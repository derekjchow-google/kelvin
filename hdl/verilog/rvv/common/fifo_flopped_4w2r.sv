==> flow/design.v <==
package top_pkg;
localparam int TL_AW=32;
localparam int TL_DW=256;     
localparam int TL_AIW=10;     
localparam int TL_DIW=1;     
localparam int TL_AUW=21;    
localparam int TL_DUW=14;    
localparam int TL_DBW=(TL_DW>>3);
localparam int TL_SZW=6;
endpackage
module edff (q, en, d, clk, rst_n
);
  parameter WIDTH = 1;
  parameter INIT  = '0;
  output logic [WIDTH-1:0] q;
  input  logic             en;
  input  logic [WIDTH-1:0] d;
  input  logic             clk;
  input  logic             rst_n;
  always @(posedge clk or negedge rst_n)
    if (!rst_n)   q <= INIT;
    else if (en)  q <= d;
endmodule
module edff_2d ( 
   q,
   clk, rst_n, en, d
   );
    parameter REGISTER_WIDTH = 32;
    parameter NUM_OF_REGISTERS = 8;
    parameter RESET_STATE = 0;     
    input    clk;
    input    rst_n;
    input [NUM_OF_REGISTERS-1:0]   en;
    input [NUM_OF_REGISTERS*REGISTER_WIDTH-1 : 0 ] d ;
    output [NUM_OF_REGISTERS*REGISTER_WIDTH-1 : 0 ] q;
    integer i;            
    reg [NUM_OF_REGISTERS*REGISTER_WIDTH-1 : 0 ] q;
    always @(posedge clk or negedge rst_n) begin  
        if ( !rst_n ) begin
          for (i = 0; i <= NUM_OF_REGISTERS-1; i = i + 1)
            q[REGISTER_WIDTH*(i+1)-1 -: REGISTER_WIDTH] <= RESET_STATE;
        end else begin
          for (i = 0; i <= NUM_OF_REGISTERS-1; i = i + 1)
            if (en[i]) begin
                q[REGISTER_WIDTH*(i+1)-1 -: REGISTER_WIDTH] <= d[REGISTER_WIDTH*(i+1)-1 -: REGISTER_WIDTH];
            end  
        end 
    end
endmodule
module fifo_flopped(
   fifo_outData, fifo_full, fifo_empty, fifo_idle,
   clk, rst_n, fifo_inData, single_push, single_pop
   );
    parameter DWIDTH = 32;
    parameter DEPTH = 16;
    function integer clogb2;
        input [31:0] depth;
        begin
            depth = depth - 1;
            for(clogb2=0; depth>0; clogb2=clogb2+1)
                depth = depth >> 1;
        end
    endfunction
    parameter AWIDTH = (DEPTH==1'b1) ? 1'b1 : clogb2(DEPTH);
    input clk;
    input rst_n;
    input [DWIDTH-1:0] fifo_inData;
    input single_push;
    input single_pop;
    output [DWIDTH-1:0] fifo_outData;
    output fifo_full;
    output fifo_empty;
    output fifo_idle;
    wire [AWIDTH-1:0] wrPtr;
    wire [AWIDTH-1:0] nxtWrPtr;
    assign nxtWrPtr = single_push 
                                 ? (
                                    ((wrPtr==(DEPTH-1)) && (DEPTH != 2**AWIDTH)) 
                                    ? 4'd0 
                                    : wrPtr + 1'b1
                                   ) 
                                 : wrPtr;
    edff #(AWIDTH) wrPtrReg (.q(wrPtr), .clk(clk), .rst_n(rst_n), .d(nxtWrPtr), .en(single_push));
    wire [AWIDTH-1:0] rdPtr;
    wire [AWIDTH-1:0] rdPtr_p1;
    assign rdPtr_p1 = (
                                  ((rdPtr==(DEPTH-1)) && (DEPTH != 2**AWIDTH)) 
                                   ? 4'd0 
                                   : rdPtr + 1'b1
                                 );
    wire [AWIDTH-1:0] nxtRdPtr;
    assign nxtRdPtr = single_pop ? rdPtr_p1 : rdPtr;
    edff #(AWIDTH) rdPtrReg (.q(rdPtr), .clk(clk), .rst_n(rst_n), .d(nxtRdPtr), .en(single_pop));
    wire [DEPTH-1:0] en;
    assign en = single_push ? ({{(DEPTH-1){1'b0}},1'b1} << wrPtr) : {DEPTH{1'b0}};   
    wire [DEPTH*DWIDTH-1:0] d_in;
    assign d_in = {DEPTH{fifo_inData}};  
    wire [DEPTH*DWIDTH-1:0] d_out;  
    edff_2d #(
    .REGISTER_WIDTH(DWIDTH),
    .NUM_OF_REGISTERS(DEPTH)
    )
    dReg (.q(d_out), .clk(clk), .rst_n(rst_n), .en(en), .d(d_in));    
    assign fifo_outData = d_out[DWIDTH*rdPtr+DWIDTH-1 -: DWIDTH];
    parameter AWIDTH_PLUS1 = AWIDTH+1;
    wire [AWIDTH_PLUS1-1:0] entryCounter;
    wire [AWIDTH_PLUS1-1:0] entryCounterN;
    wire count;
    edff  #(AWIDTH_PLUS1,0) entryCounterReg (.q(entryCounter), .clk(clk), .d(entryCounterN), .rst_n(rst_n), .en(count));
    assign count = single_push | single_pop;
    assign entryCounterN = entryCounter + single_push - single_pop;
    assign fifo_empty = (entryCounter == {AWIDTH_PLUS1{1'b0}});
    assign fifo_full = (entryCounter == DEPTH);
    assign fifo_idle = fifo_empty;
endmodule
module fifo_flopped_4w2r(
   outData0, outData1, fifo_full, fifo_1left_to_full,
   fifo_2left_to_full, fifo_3left_to_full, fifo_empty,
   fifo_1left_to_empty, fifo_idle,
   clk, rst_n, push0, inData0, push1, inData1, push2, inData2, push3,
   inData3, pop0, pop1
   );
parameter DWIDTH = 32;
parameter DEPTH = 8;
parameter DEPTH_SUB = DEPTH/4; 
  input clk;
  input rst_n;
  input logic  push0;
  input logic [DWIDTH-1:0] inData0;
  input logic  push1;
  input logic [DWIDTH-1:0] inData1;
  input logic  push2;
  input logic [DWIDTH-1:0] inData2;
  input logic  push3;
  input logic [DWIDTH-1:0] inData3;
  input logic  pop0;
  output logic [DWIDTH-1:0] outData0;
  input logic  pop1;
  output logic [DWIDTH-1:0] outData1;
  output logic fifo_full;
  output logic fifo_1left_to_full;
  output logic fifo_2left_to_full;
  output logic fifo_3left_to_full;
  output logic fifo_empty;
  output logic fifo_1left_to_empty;
  output logic fifo_idle;
reg push0_int;
reg [DWIDTH-1:0] inData0_int;
reg push1_int;
reg [DWIDTH-1:0] inData1_int;
reg push2_int;
reg [DWIDTH-1:0] inData2_int;
reg push3_int;
reg [DWIDTH-1:0] inData3_int;
reg pop0_int;
wire [DWIDTH-1:0] outData0_int;
reg pop1_int;
wire [DWIDTH-1:0] outData1_int;
reg pop2_int;
wire [DWIDTH-1:0] outData2_int;
reg pop3_int;
wire [DWIDTH-1:0] outData3_int;
wire full0_int;
wire full1_int;
wire full2_int;
wire full3_int;
wire empty0_int;
wire empty1_int;
wire empty2_int;
wire empty3_int;
wire idle0_int;
wire idle1_int;
wire idle2_int;
wire idle3_int;
wire [1:0] push_startFifo_id;
wire [1:0] push_startFifo_id_nxt;
wire single_push = push0 && !push1 && !push2 && !push3;
wire double_push = push0 &&  push1 && !push2 && !push3;
wire triple_push = push0 &&  push1 &&  push2 && !push3;
assign push_startFifo_id_nxt = single_push ? push_startFifo_id + 2'd1 : 
                               double_push ? push_startFifo_id + 2'd2 :
                               triple_push ? push_startFifo_id + 2'd3 : push_startFifo_id;                            
edff #(2) pushStartFifoIDReg (
  .q     (push_startFifo_id           ), 
  .clk   (clk                         ), 
  .rst_n (rst_n                       ), 
  .d     (push_startFifo_id_nxt       ), 
  .en    ((push0||push1||push2||push3))
  );
always@(*) begin
  case (push_startFifo_id) 
    2'd0 : begin
      {push3_int,push2_int,push1_int,push0_int} = {push3,push2,push1,push0};
      {inData3_int,inData2_int,inData1_int,inData0_int} = {inData3,inData2,inData1,inData0};
    end
    2'd1 : begin
      {push3_int,push2_int,push1_int,push0_int} = {push2,push1,push0,push3};
      {inData3_int,inData2_int,inData1_int,inData0_int} = {inData2,inData1,inData0,inData3};
    end
    2'd2 : begin
      {push3_int,push2_int,push1_int,push0_int} = {push1,push0,push3,push2};
      {inData3_int,inData2_int,inData1_int,inData0_int} = {inData1,inData0,inData3,inData2};
    end
    2'd3 : begin
      {push3_int,push2_int,push1_int,push0_int} = {push0,push3,push2,push1};
      {inData3_int,inData2_int,inData1_int,inData0_int} = {inData0,inData3,inData2,inData1};
    end
    default : begin
      {push3_int,push2_int,push1_int,push0_int} = {push3,push2,push1,push0};
      {inData3_int,inData2_int,inData1_int,inData0_int} = {inData3,inData2,inData1,inData0};
    end
  endcase
end
wire [1:0] pop_startFifo_id;
wire [1:0] pop_startFifo_id_nxt;
wire single_pop = pop0 && !pop1;
assign pop_startFifo_id_nxt = single_pop ? pop_startFifo_id + 2'd1 : pop_startFifo_id + 2'd2;
edff #(2) popStartFifoIDReg (
  .q     (pop_startFifo_id            ), 
  .clk   (clk                         ), 
  .rst_n (rst_n                       ), 
  .d     (pop_startFifo_id_nxt        ), 
  .en    (pop0||pop1                  )
);
always@(*) begin
  case (pop_startFifo_id) 
    2'd0 : begin
      {pop3_int,pop2_int,pop1_int,pop0_int} = {1'b0,1'b0,pop1,pop0};
      {outData1,outData0} = {outData1_int,outData0_int};
    end
    2'd1 : begin
      {pop3_int,pop2_int,pop1_int,pop0_int} = {1'b0,pop1,pop0,1'b0};
      {outData1,outData0} = {outData2_int,outData1_int};
    end
    2'd2 : begin
      {pop3_int,pop2_int,pop1_int,pop0_int} = {pop1,pop0,1'b0,1'b0};
      {outData1,outData0} = {outData3_int,outData2_int};
    end
    2'd3 : begin
      {pop3_int,pop2_int,pop1_int,pop0_int} = {pop0,1'b0,1'b0,pop1};
      {outData1,outData0} = {outData0_int,outData3_int};
    end
    default : begin
      {pop3_int,pop2_int,pop1_int,pop0_int} = {1'b0,1'b0,pop1,pop0};
      {outData1,outData0} = {outData1_int,outData0_int};
    end
  endcase
end
assign fifo_full = full3_int && full2_int && full1_int && full0_int;
assign fifo_1left_to_full = (!full3_int &&  full2_int &&  full1_int &&  full0_int) || 
                            ( full3_int && !full2_int &&  full1_int &&  full0_int) || 
                            ( full3_int &&  full2_int && !full1_int &&  full0_int) || 
                            ( full3_int &&  full2_int &&  full1_int && !full0_int);
assign fifo_2left_to_full = (!full3_int && !full2_int &&  full1_int &&  full0_int) ||
                            ( full3_int && !full2_int && !full1_int &&  full0_int) ||
                            ( full3_int &&  full2_int && !full1_int && !full0_int) ||
                            (!full3_int &&  full2_int &&  full1_int && !full0_int);
assign fifo_3left_to_full = (!full3_int && !full2_int && !full1_int &&  full0_int) || 
                            ( full3_int && !full2_int && !full1_int && !full0_int) || 
                            (!full3_int &&  full2_int && !full1_int && !full0_int) || 
                            (!full3_int && !full2_int &&  full1_int && !full0_int);
assign fifo_empty = empty3_int && empty2_int && empty1_int && empty0_int;
assign fifo_1left_to_empty = (!empty3_int &&  empty2_int &&  empty1_int &&  empty0_int) || 
                             ( empty3_int && !empty2_int &&  empty1_int &&  empty0_int) || 
                             ( empty3_int &&  empty2_int && !empty1_int &&  empty0_int) || 
                             ( empty3_int &&  empty2_int &&  empty1_int && !empty0_int); 
assign fifo_idle = idle3_int && idle2_int && idle1_int && idle0_int;
fifo_flopped #(DWIDTH,DEPTH_SUB) fifo_inst0 (
  .fifo_outData(outData0_int), 
  .fifo_full(full0_int), 
  .fifo_empty(empty0_int), 
  .fifo_idle(idle0_int),
  .clk(clk), 
  .rst_n(rst_n), 
  .fifo_inData(inData0_int), 
  .single_push(push0_int), 
  .single_pop(pop0_int));
fifo_flopped #(DWIDTH,DEPTH_SUB) fifo_inst1 (
  .fifo_outData(outData1_int), 
  .fifo_full(full1_int), 
  .fifo_empty(empty1_int), 
  .fifo_idle(idle1_int),
  .clk(clk), 
  .rst_n(rst_n), 
  .fifo_inData(inData1_int), 
  .single_push(push1_int), 
  .single_pop(pop1_int));
fifo_flopped #(DWIDTH,DEPTH_SUB) fifo_inst2 (
  .fifo_outData(outData2_int), 
  .fifo_full(full2_int), 
  .fifo_empty(empty2_int), 
  .fifo_idle(idle2_int),
  .clk(clk), 
  .rst_n(rst_n), 
  .fifo_inData(inData2_int), 
  .single_push(push2_int), 
  .single_pop(pop2_int));
fifo_flopped #(DWIDTH,DEPTH_SUB) fifo_inst3 (
  .fifo_outData(outData3_int), 
  .fifo_full(full3_int), 
  .fifo_empty(empty3_int), 
  .fifo_idle(idle3_int),
  .clk(clk), 
  .rst_n(rst_n), 
  .fifo_inData(inData3_int), 
  .single_push(push3_int), 
  .single_pop(pop3_int));
endmodule
Tool chain data of fifo_flopped_4w2r --
The steps from the RTL of fifo_flopped_4w2r to its reports follow in flow order. Lines are those of the file above, counted from 1. Cell names lack the library's common part. A cell with - has no value.
Design: design top fifo_flopped_4w2r, clock clk, library sky130hd, corner tt_025C_1v80

Elaborated design --
Yosys after proc, flatten, opt, wreduce and memory -nomap, before mapping. Memory bits, and registers merged into a memory's read port (data or address), are not among the register bits. Print and check cells are not counted. Equal cells are merged and count once.
Bit counts: bits in read-only memories 0, input bits 136, memories kept 0, latch bits 0, flip-flop bits (word level) 276, clocked read ports x word width 0, cells after elaboration 175, bits in writable memories 0
Cells by class: muxes and demuxes 12, bitwise gates (word level) 4, add/subtract/negate cells 37, magnitude comparators 0, reductions and logical operators 82, multipliers 0, equality and inequality tests 10, shift operators 8, divide/modulo/power cells 0
Operators with widths (count):
- 128-bit case mux with 4-bit select | 1
- 64-bit by 32-bit indexed select with 32-bit output | 4
- 64-bit case mux with 4-bit select | 1
- 32-bit by 1-bit adder with 32-bit output (second input constant) | 4
- 32-bit by 1-bit subtractor with 32-bit output (second input constant) | 4
- 32-bit by 6-bit subtractor with 32-bit output (second input constant) | 4
- 1-bit logical AND | 46
- 4-bit case mux with 4-bit select | 2
- 6-bit by 6-bit adder with 7-bit output (second input constant) | 4
- 1-bit logical OR | 16
- 2-bit equality test (second input constant) | 8
- 2-bit 2-to-1 mux | 8
- 1-bit zero test | 12
- 2-bit zero test | 6
- 1-bit adder (second input constant) | 8
- 1-bit by 1-bit left shift with 2-bit output (first input constant) | 4
- 2-bit by 1-bit adder with 2-bit output | 4
- 2-bit by 1-bit subtractor with 2-bit output | 4
- 2-bit adder (second input constant) | 3
- 1-bit bitwise OR | 4
- 2-bit by 1-bit adder with 2-bit output (second input constant) | 2
- 2-bit by 1-bit equality test with 1-bit output (second input constant) | 2
- 3-bit nonzero test | 1
- 2-bit AND reduction | 1

Logic depth --
Yosys ltp: most cells in a row. Word level: on the elaborated netlist, between registers, memories and ports. Mapped: between sequential cells and ports; inverters and the memories' decode and read muxes count.
Logic depth: depth after elaboration 8, ABC_AREA 0, mapped depth 12

Mapped cells and area --
The flow's flattened synthesis, as Yosys stat reports it; memories are mapped. The netlist is that of the ABC_AREA named above (0 if unset); the other value can give another one.
Cells by type:
- dfrtp_1 | count 276, total area 6.91E+03 um2
- o21ai_0 | count 356, total area 1.78E+03 um2
- nand2_1 | count 457, total area 1.72E+03 um2
- a222oi_1 | count 132, total area 1.32E+03 um2
- mux2i_1 | count 131, total area 1.31E+03 um2
- o31a_1 | count 64, total area 560.538 um2
- o22ai_1 | count 66, total area 412.896 um2
- nor2_1 | count 80, total area 300.288 um2
- buf_2 | count 53, total area 265.254 um2
- clkbuf_1 | count 68, total area 255.245 um2
- buf_4 | count 31, total area 232.723 um2
- ha_1 | count 14, total area 175.168 um2
- o21ai_1 | count 31, total area 155.149 um2
- xnor2_1 | count 11, total area 96.342 um2
- buf_6 | count 8, total area 90.086 um2
- xor2_1 | count 9, total area 78.826 um2
- a211o_1 | count 8, total area 70.067 um2
- nor2b_1 | count 9, total area 56.304 um2
Other cell types: 18; their cells: 64.
Synthesis totals: sequential part of the area 6906.6 um2, chip area (Yosys) 16134.2 um2, buffers 178, flip-flops 276, mapped cells 1868
By module: a second synthesis without flattening, with its own total; a netlist apart from the flattened one above.
Second synthesis, totals: cell total of the unflattened synthesis 1525, area (unflattened synthesis) 19774.0 um2
Each row is one instance without its submodules.
Modules:
- edff_2d | sequential area 1601.5 um2, times used 4, cells 136, area 2690.1 um2
- fifo_flopped_4w2r | sequential area 0.0 um2, times used 1, cells 741, area 5610.4 um2
- fifo_flopped | sequential area 0.0 um2, times used 4, cells 50, area 661.9 um2
- edff #(WIDTH=1) | sequential area 25.0 um2, times used 8, cells 2, area 40.0 um2
- edff | sequential area 50.0 um2, times used 4, cells 4, area 72.6 um2
- edff #(WIDTH=2) | sequential area 50.0 um2, times used 2, cells 4, area 72.6 um2

Path before layout --
Path of least setup slack by OpenSTA after synthesis, without wires, with an ideal clock, recovery checks aside; 20% of the period is set as input and as output delay. Where synthesis merged equal registers, the netlist keeps one of their names.
Timing path post-synthesis: path kind flip-flop to flip-flop, start point reg pushStartFifoIDReg.q[1], end point reg fifo_inst2.entryCounterReg.q[0], path buffers 3, library setup time 125 ps, driving pins on the path 11, setup slack 72 ps, period 2300 ps, delay of the path 2229 ps, arrival 2104 ps, required time 2175 ps, period reached after synthesis 2228 ps
"delay of the path" = arrival - input delay + setup time. "driving pins on the path": output pins that drive a net of the path, with the launching flip-flop's if there is one; two outputs of one cell count as two. "period reached after synthesis" = period - worst setup slack (recovery checks aside). The figure is calculated, with input and output delays left at 20% of the set period. Between the ends stands the longest chain of elaborated cells between them, by number of cells; it is not shown to be the way that was timed. Of several equally long chains one is given. Each line given opens the expression or statement behind the cell; cells for indexed reads and writes are added by Yosys, which also makes memories of some case tables.
Between the ends, post-synthesis: path through dfrtp_1 > inv_1 > ha_1 > inv_2 > buf_6 > buf_6 > buf_2 > a21o_1 > ha_1 > ha_1 > mux2_2, cells in the longest elaborated chain 4
Ends and longest elaborated chain, post-synthesis:
- from (decl) | RTL line 15 | output logic [WIDTH-1:0] q;
- from (assign) | RTL line 21 | if (!rst_n)   q <= INIT;
- from (assign) | RTL line 22 | else if (en)  q <= d;
- 2-bit equality test | RTL line 191 | case (push_startFifo_id)
- 4-bit case mux with 4-bit select | RTL line 191
- 2-bit by 1-bit adder with 2-bit output | RTL line 111 | assign entryCounterN = entryCounter + single_push - single_pop;
- 2-bit by 1-bit subtractor with 2-bit output | RTL line 111
- to (assign) | RTL line 21
- to (assign) | RTL line 22
- to (decl) | RTL line 15
Some nets on the timed path still bear RTL names; the line given drives or declares the net.
Nets with RTL names, path post-synthesis (RTL line):
- fifo_inst2.entryCounterN[0] | 111

Path in the finished layout --
Path of least setup slack in the final report of job 1 (OpenROAD, finished layout, wires in). Where an end is a register, its clock arrival counts in the times. The report prints the path's times to 10 ps; the period is as set.
Timing path after layout: path kind flip-flop to output port, start point reg fifo_inst1.rdPtrReg.q, end point out outData0[2], arrival 2280 ps, path buffers 3, period 2680 ps, setup slack -140 ps, output delay 540 ps, driving pins on the path 7, required time 2140 ps
Between the ends stands the longest chain of elaborated cells between them, by number of cells; it is not shown to be the way that was timed. Of several equally long chains one is given.
Between the ends, after layout: path through dfrtp_2 > buf_6 > buf_12 > mux2i_4 > o22ai_2 > o31a_1 > buf_2, cells in the longest elaborated chain 6
Ends and longest elaborated chain, after layout:
- from (decl) | RTL line 15 | output logic [WIDTH-1:0] q;
- from (assign) | RTL line 21 | if (!rst_n)   q <= INIT;
- from (assign) | RTL line 22 | else if (en)  q <= d;
- 6-bit by 6-bit adder with 7-bit output | RTL line 104 | assign fifo_outData = d_out[DWIDTH*rdPtr+DWIDTH-1 -: DWIDTH];
- 32-bit by 1-bit subtractor with 32-bit output | RTL line 104
- 32-bit by 1-bit adder with 32-bit output | RTL line 104
- 32-bit by 6-bit subtractor with 32-bit output | RTL line 104
- 64-bit by 32-bit indexed select with 32-bit output | RTL line 104
- 64-bit case mux with 4-bit select | RTL line 226 | case (pop_startFifo_id)
- to (decl) | RTL line 137 | output logic [DWIDTH-1:0] outData0;

Subject: fifo_flopped_4w2r on sky130hd, stored results

Hello all,

Module fifo_flopped_4w2r, platform sky130hd: 2 stored runs of the flow (Yosys, OpenROAD) with differing settings, in no particular order. Input and output delays are each 20% of the period that was set; the output load is 0.01 pF.
"clock period reached" = clock period - worst setup slack. The figure is calculated, with input and output delays left at 20% of the set period.

[job 1] flow files
==> flow/run.sh <==
#!/bin/bash
# the make line also repeats the synthesis and layout settings of config.mk as NAME=value (left out here)
make -C /OpenROAD-flow-scripts/flow DESIGN_CONFIG=/design/flow/config.mk WORK_HOME=/design/flow/orfs CLKGATE_MAP_FILE= finish
==> flow/config.mk <==
export PLATFORM = sky130hd
export DESIGN_NAME = fifo_flopped_4w2r
export DESIGN_NICKNAME = fifo_flopped_4w2r
export VERILOG_FILES = /design/flow/design.v
export SDC_FILE = /design/flow/constraint.sdc
export NUM_CORES = 4
export LEC_CHECK = 0
export CAP_MARGIN = 15
export CELL_PAD_IN_SITES_GLOBAL_PLACEMENT = 2
export CORE_MARGIN = 2
export CORE_UTILIZATION = 28
export GPL_ROUTABILITY_DRIVEN = 0
export PLACE_DENSITY_LB_ADDON = 0.27
export SETUP_SLACK_MARGIN = 0.29
export SLEW_MARGIN = 5
export TNS_END_PERCENT = 65
==> flow/constraint.sdc <==
create_clock -name core_clock -period 2.68 [get_ports {clk}]
set_input_delay 0.5360 -clock core_clock [delete_from_list [all_inputs] [get_ports {clk}]]
set_output_delay 0.5360 -clock core_clock [all_outputs]
set_load 0.01 [all_outputs]

[job 1] result: lowest setup slack -141 ps; total negative slack on setup checks -3392 ps; clock period reached 2821 ps; synthesized cell area 16134.2 um2; area of the die 59558.0 um2; utilization after routing 0.409

[job 2] flow files
==> flow/run.sh <==
#!/bin/bash
# the make line also repeats the synthesis and layout settings of config.mk as NAME=value (left out here)
make -C /OpenROAD-flow-scripts/flow DESIGN_CONFIG=/design/flow/config.mk WORK_HOME=/design/flow/orfs CLKGATE_MAP_FILE= finish
==> flow/config.mk <==
export PLATFORM = sky130hd
export DESIGN_NAME = fifo_flopped_4w2r
export DESIGN_NICKNAME = fifo_flopped_4w2r
export VERILOG_FILES = /design/flow/design.v
export SDC_FILE = /design/flow/constraint.sdc
export NUM_CORES = 4
export LEC_CHECK = 0
export ABC_AREA = 0
export CAP_MARGIN = 20
export CORE_ASPECT_RATIO = 1.6
export CORE_MARGIN = 2
export CORE_UTILIZATION = 16
export MAX_ROUTING_LAYER = met4
export MIN_ROUTING_LAYER = met1
export PLACE_DENSITY = 0.79
export SETUP_SLACK_MARGIN = 0.68
export SLEW_MARGIN = 20
==> flow/constraint.sdc <==
create_clock -name core_clock -period 2.41 [get_ports {clk}]
set_input_delay 0.4820 -clock core_clock [delete_from_list [all_inputs] [get_ports {clk}]]
set_output_delay 0.4820 -clock core_clock [all_outputs]
set_load 0.01 [all_outputs]

[job 2] result: lowest setup slack -548 ps; total negative slack on setup checks -24442 ps; clock period reached 2958 ps; synthesized cell area 16134.2 um2; area of the die 103465.0 um2; utilization after routing 0.282

Thanks
